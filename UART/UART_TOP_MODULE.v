==> flow/design.v <==
module baud_generator(input i_clk, i_rst, output rx_enb, tx_enb);
reg [12:0]tx_counter; 
reg [8:0]rx_counter;
    always @(posedge i_clk)
        begin
            if(i_rst)
                tx_counter <= 0;
            else if(tx_counter == 5208)
                tx_counter <= 0;
            else
                 tx_counter <= tx_counter+1;
        end
    always @(posedge i_clk)
        begin
            if(i_rst)
                rx_counter <= 0;
            else if(rx_counter == 325)
                rx_counter <= 0;
            else
                 rx_counter <= rx_counter+1;
        end  
    assign tx_enb = (tx_counter == 0) ? 1'b1: 1'b0;
    assign rx_enb = (rx_counter == 0) ? 1'b1: 1'b0;
endmodule
module receiver(
input i_clk, i_rst, ready_clr, rx_enb, rx, 
output reg ready, 
output reg [7:0]data_out
);
parameter start_state = 2'b00;
parameter data_state = 2'b01;
parameter stop_state = 2'b10;
reg [1:0]state = start_state;
reg [3:0] sample, index;
reg [7:0]temp;
    always @(posedge i_clk)
        begin 
            if(i_rst) begin
                ready <= 1'b0;
                data_out <= 8'h0;
                sample <= 0;
                index <=0;
            end 
        end
    always @(posedge i_clk)
        begin
            if(ready_clr)
                ready <= 0;
            if(rx_enb) 
                begin
                    case(state)
                        start_state: begin
                                        if(!rx || sample != 0)
                                            sample <= sample + 1'b1;
                                        if(sample == 15) begin
                                            state <= data_state;
                                            temp <= 8'h0;
                                            sample <= 0;
                                            index <= 0;
                                         end 
                                     end   
                        data_state: begin
                                        sample <= sample + 1'b1;
                                        if(sample == 4'h8) begin
                                            temp[index] <= rx;
                                            index <= index + 1'b1;
                                         end 
                                        if(index == 8'h8 && sample ==15)
                                            state <= stop_state;
                                    end
                        stop_state: begin
                                        if(sample ==15)
                                            begin
                                                state <= start_state;
                                                data_out <= temp;
                                                ready <= 1'b1;
                                                sample <= 0;
                                            end
                                        else
                                            sample <= sample +1'b1;
                                    end
                      default : begin
                                    state <= start_state;
                                end
                    endcase
                end     
        end    
endmodule
module transmitter(
input i_clk, wr_enb, tx_enb, i_rst, 
input [7:0]data_in, 
output reg tx, 
output busy
);
reg [7:0]data;
reg [2:0]index;
parameter idle_state = 2'b00;
parameter start_state = 2'b01;
parameter data_state = 2'b10;
parameter stop_state = 2'b11;
reg [1:0]state = idle_state;
    always @(posedge i_clk)
        begin
            if(i_rst)
                tx = 1'b1;
        end
    always @(posedge i_clk)
        begin
            case(state)
                idle_state: begin
                                if(wr_enb == 1'b1) begin
                                    state <= start_state;
                                    data <= data_in;
                                    index <= 3'h0;
                                    end
                                else
                                    state <= idle_state;
                            end
                start_state: begin
                                if(tx_enb == 1'b1) begin
                                    state <= data_state;
                                    tx <= 1'b0;
                                    end
                                else
                                    state <= start_state;
                            end
                data_state: begin
                                if(tx_enb == 1'b1) begin
                                    if(index == 3'h7)
                                        state <= stop_state;
                                    else
                                        index <= index + 1'b1;
                                        tx <= data[index];
                                    end
                            end
                stop_state: begin
                                if(tx_enb == 1'b1) begin
                                    state <= idle_state;
                                    tx <= 1'b1;
                                    end
                            end
                default: begin
                                    state <= idle_state;
                                    tx <= 1'b1;
                               end
            endcase
       end 
       assign busy = (state != idle_state);
 endmodule   
module uart(
input i_clk,i_rst, wr_enb, ready_clr,
input [7:0]data_in, 
output [7:0]data_out, 
output ready, busy
);
wire rx_enb, tx_enb; 
wire tx;  
baud_generator baud_generator(
.i_clk(i_clk),
.i_rst(i_rst),
.rx_enb(rx_enb), 
.tx_enb(tx_enb)
);
transmitter transmitter(
.i_clk(i_clk), 
.wr_enb(wr_enb), 
.tx_enb(tx_enb), 
.i_rst(i_rst), 
.data_in(data_in), 
.tx(tx), 
.busy(busy)
);
receiver receiver(
.i_clk(i_clk), 
.i_rst(i_rst), 
.ready_clr(ready_clr), 
.rx_enb(rx_enb), 
.rx(tx), 
.ready(ready), 
.data_out(data_out)
);
endmodule
; ---- Reports on uart
; The steps from the RTL of uart to its reports follow in flow order.
; Lines are those of the file above, counted from 1.
; Not given: n/a
[setup]
top = uart
clock_port = i_clk
library = sky130hd
corner = tt_025C_1v80

; ---- After elaboration
; Yosys after proc, flatten, opt, wreduce and memory -nomap, before mapping. Memory bits, and registers merged into a memory's read port (data or address), are not among the register bits. Print and check cells are not counted. Equal cells are merged and count once.
[word_totals]
reg_bits = 18
inputBits = 12
[classes]
reduce_and_logical = 8
add_sub_neg = 2
n_mux = 11
equal = 10
[ops]
columns = op, n
row1 = 13-bit by 1-bit adder with 13-bit output with constant B, 1
row2 = 13-bit == test with constant B, 1
row3 = 13-bit logical NOT, 1
row4 = 3-bit 2-to-1 mux, 3
row5 = 2-bit inequality test with constant B, 4
row6 = 4-bit AND reduction, 2
row7 = 2-bit case mux with 4-bit select, 1
row8 = 2-bit 2-to-1 mux, 4
row9 = 3-bit case mux with 2-bit select, 1
row10 = 2-bit == test with constant B, 2
row11 = 2-bit nonzero test, 2
row12 = 4-bit nonzero test, 1
row13 = 3-bit by 1-bit adder with 3-bit output with constant B, 1
row14 = 3-bit == test with constant B, 1
row15 = 2-bit by 1-bit == test with 1-bit output with constant B, 1
row16 = 2-bit by 1-bit inequality test with 1-bit output with constant B, 1
row17 = 2-bit logical NOT, 1
row18 = 2-bit OR reduction, 1
row19 = 1-bit 2-to-1 mux, 2

; ---- Logic depth
; Longest topological path by Yosys (ltp), each cell counted once; first at word level (registers and memories cut), then after technology mapping (sequential cells cut; the memories' decode and read muxes count).
[depth]
depth_word = 4
abc_area = 1
ltp_mapped = 8
depth_no_buf = 7

; ---- After synthesis
; Source: synth_stat.txt of the flow (Yosys; design flattened, memories mapped). It holds for the ABC_AREA given above (unset counts as 0); a run with the other value may have another netlist.
[synth_totals]
seq_area_um2 = 410.4
ffs = 18
buf_cells = 10
yosys_area_um2 = 1117.3
mapped_cells = 154
[types]
columns = type, n, type_area_um2
row1 = sky130_fd_sc_hd__dfxtp_1, 13, 260.25
row2 = sky130_fd_sc_hd__edfxtp_1, 5, 150.144
row3 = sky130_fd_sc_hd__nand2_1, 29, 108.854
row4 = sky130_fd_sc_hd__nor2_2, 14, 87.584
row5 = sky130_fd_sc_hd__nor2_1, 21, 78.826
row6 = sky130_fd_sc_hd__inv_1, 19, 71.318
row7 = sky130_fd_sc_hd__buf_4, 9, 67.565
row8 = sky130_fd_sc_hd__nand3_1, 12, 60.058
row9 = sky130_fd_sc_hd__ha_1, 4, 50.048
row10 = sky130_fd_sc_hd__xor2_1, 4, 35.034
row11 = sky130_fd_sc_hd__a21oi_1, 6, 30.029
row12 = sky130_fd_sc_hd__a21oi_2, 3, 26.275
row13 = sky130_fd_sc_hd__nand2_2, 3, 18.768
row14 = sky130_fd_sc_hd__nand4_1, 2, 12.512
row15 = sky130_fd_sc_hd__buf_6, 1, 11.261
row16 = sky130_fd_sc_hd__inv_2, 3, 11.261
row17 = sky130_fd_sc_hd__nand3_2, 1, 10.01
row18 = sky130_fd_sc_hd__nor3_1, 2, 10.01
; Not listed: further types 3, cells in them 3.

; ---- Timing after synthesis
; Source: OpenSTA report_checks on the synthesized netlist (no wires, ideal clock, input and output delay 20% of the period each), path of least setup slack; recovery checks are left aside. Register names are those of the netlist, which keeps one name where synthesis merged equal registers.
[synth_timing]
path_type = register to register
start = register transmitter.index[0]
end = register transmitter.index[0]
period_ns = 2.4
arrival_time_ns = 1.132
n_path_buf = 0
launch_ns = 0.000
path_delay_ns = 1.459
path_slack_ns = 0.940
stages = 6
period_less_setup_slack_ns = 1.46
; "path_delay_ns" = arrival - input delay + setup time.
; "stages" counts driving pins, that of a launching flip-flop among them; a cell with two outputs on the path counts twice.
; "period_less_setup_slack_ns" = period - worst setup slack (recovery checks aside). The figure is calculated, with input and output delays left at 20% of the set period.
; Between the ends stands the longest chain of elaborated cells between them, by number of cells; it is not shown to be the way that was timed. Of several equally long chains one is given.
; A line is the first line of the expression or statement that the cell stems from. Yosys adds cells for indexed reads and writes and turns some case tables into memories.
; Only ways into the end's enable, where the timed path ends, are counted here.
[synth_between]
path_cell_list = sky130_fd_sc_hd__edfxtp_1 sky130_fd_sc_hd__ha_1 sky130_fd_sc_hd__ha_1 sky130_fd_sc_hd__nor2_1 sky130_fd_sc_hd__a21oi_1 sky130_fd_sc_hd__a21oi_1
elab_chain_len = 3
cells_between = 3
cone_lines = 1
[synth_lines]
columns = element, line
row1 = "start, declared", 96  ; reg [2:0]index;
row2 = "start, assigned", 114  ; index <= 3'h0;
row3 = "start, assigned", 132  ; index <= index + 1'b1;
row4 = 3-bit == test, 129  ; if(index == 3'h7)
row5 = 2-bit inequality test, n/a
row6 = 4-bit AND reduction, n/a
row7 = "end, assigned", 114
row8 = "end, assigned", 132
row9 = "end, declared", 96

; ---- Timing after layout
; From the final timing report of entry A: the path of least setup slack in the routed layout; clock arrival at registers is part of the times.
[layout_timing]
path_type = register to register
start = register transmitter.state[0]
end = register transmitter.index[2]
period_ns = 1.5
launch_ns = 0.30
path_slack_ns = 0.14
arrival_time_ns = 1.38
stages = 7
n_path_buf = 1
; Between the ends stands the longest chain of elaborated cells between them, by number of cells; it is not shown to be the way that was timed. Of several equally long chains one is given.
; At most two assigning lines are given for a register; there are more.
; Only ways into the end's enable, where the timed path ends, are counted here.
[layout_between]
path_cell_list = sky130_fd_sc_hd__edfxtp_1 sky130_fd_sc_hd__buf_6 sky130_fd_sc_hd__nor2_4 sky130_fd_sc_hd__inv_4 sky130_fd_sc_hd__nor2_4 sky130_fd_sc_hd__a21oi_2 sky130_fd_sc_hd__a21oi_4
elab_chain_len = 3
cells_between = 7
cone_lines = 1
[layout_lines]
columns = element, line
row1 = "start, declared", 101  ; reg [1:0]state = idle_state;
row2 = "start, assigned", 112  ; state <= start_state;
row3 = "start, assigned", 117  ; state <= idle_state;
row4 = 2-bit == test, 109  ; case(state)
row5 = 2-bit inequality test, n/a
row6 = 4-bit AND reduction, n/a
row7 = "end, assigned", 114  ; index <= 3'h0;
row8 = "end, assigned", 132  ; index <= index + 1'b1;
row9 = "end, declared", 96  ; reg [2:0]index;

## Implementation results

Settings and measured results of 2 stored flow runs for module uart (sky130hd), not sorted in any way. The constraints put input and output delay at 20% of the set period each and load the outputs with 0.01 pF.
By "timing.achieved_period_ns" is meant the clock period of the run minus its worst setup slack. This is arithmetic on one report: input and output delays are still those of the set period (20% each).
"worst_setup_path_time_ns" = time allowed to the worst setup path (clock period - input delay - output delay, where it has them) - its slack; a late launch clock adds to it, a late capture clock takes from it.
"total_power_mw" rests on the timing tool's default activity at the inputs, not on a simulated workload.

# entry A
==> flow/run.sh <==
#!/bin/bash
# the make line also repeats the synthesis and layout settings of config.mk as NAME=value (left out here)
make -C /OpenROAD-flow-scripts/flow DESIGN_CONFIG=/design/flow/config.mk WORK_HOME=/design/flow/orfs CLKGATE_MAP_FILE= finish
==> flow/config.mk <==
export PLATFORM = sky130hd
export DESIGN_NAME = uart
export DESIGN_NICKNAME = uart
export VERILOG_FILES = /design/flow/design.v
export SDC_FILE = /design/flow/constraint.sdc
export NUM_CORES = 4
export LEC_CHECK = 0
export ABC_AREA = 1
export CAP_MARGIN = 15
export CELL_PAD_IN_SITES_GLOBAL_PLACEMENT = 2
export CORE_MARGIN = 10
export CORE_UTILIZATION = 37
export CTS_CLUSTER_DIAMETER = 20
export CTS_CLUSTER_SIZE = 69
export GPL_ROUTABILITY_DRIVEN = 0
export MAX_ROUTING_LAYER = met5
export MIN_ROUTING_LAYER = met1
export PLACE_DENSITY_LB_ADDON = 0.21
export SETUP_SLACK_MARGIN = 0.06
export SLEW_MARGIN = 20
export TNS_END_PERCENT = 85
==> flow/constraint.sdc <==
create_clock -name core_clock -period 1.5 [get_ports {i_clk}]
set_input_delay 0.3000 -clock core_clock [delete_from_list [all_inputs] [get_ports {i_clk}]]
set_output_delay 0.3000 -clock core_clock [all_outputs]
set_load 0.01 [all_outputs]

==> entry A: results <==
holdWs_ns=0.507
finalCellArea_um2=1350.0
timing.achieved_period_ns=1.362
die_um2=5617.5
total_power_mw=1.581
worst_setup_path_time_ns=1.36
worst_setup_path_type="register to register"
finish.utilization_pct=47.7
tns_ns=0.000
fin_ws_ns=0.138
yosys_chip_area_um2=1117.3

# entry B
==> flow/run.sh <==
#!/bin/bash
# the make line also repeats the synthesis and layout settings of config.mk as NAME=value (left out here)
make -C /OpenROAD-flow-scripts/flow DESIGN_CONFIG=/design/flow/config.mk WORK_HOME=/design/flow/orfs CLKGATE_MAP_FILE= finish
==> flow/config.mk <==
export PLATFORM = sky130hd
export DESIGN_NAME = uart
export DESIGN_NICKNAME = uart
export VERILOG_FILES = /design/flow/design.v
export SDC_FILE = /design/flow/constraint.sdc
export NUM_CORES = 4
export LEC_CHECK = 0
export CAP_MARGIN = 20
export CORE_MARGIN = 5
export CORE_UTILIZATION = 19
export GPL_TIMING_DRIVEN = 1
export PLACE_DENSITY_LB_ADDON = 0.18
export SETUP_SLACK_MARGIN = 0.27
export SLEW_MARGIN = 25
==> flow/constraint.sdc <==
create_clock -name core_clock -period 2.47 [get_ports {i_clk}]
set_input_delay 0.4940 -clock core_clock [delete_from_list [all_inputs] [get_ports {i_clk}]]
set_output_delay 0.4940 -clock core_clock [all_outputs]
set_load 0.01 [all_outputs]

==> entry B: results <==
holdWs_ns=0.445
finalCellArea_um2=1118.6
timing.achieved_period_ns=2.119
die_um2=6654.5
total_power_mw=0.7953
worst_setup_path_time_ns=2.12
worst_setup_path_type="register to register"
finish.utilization_pct=22.2
tns_ns=0.000
fin_ws_ns=0.351
yosys_chip_area_um2=973.4
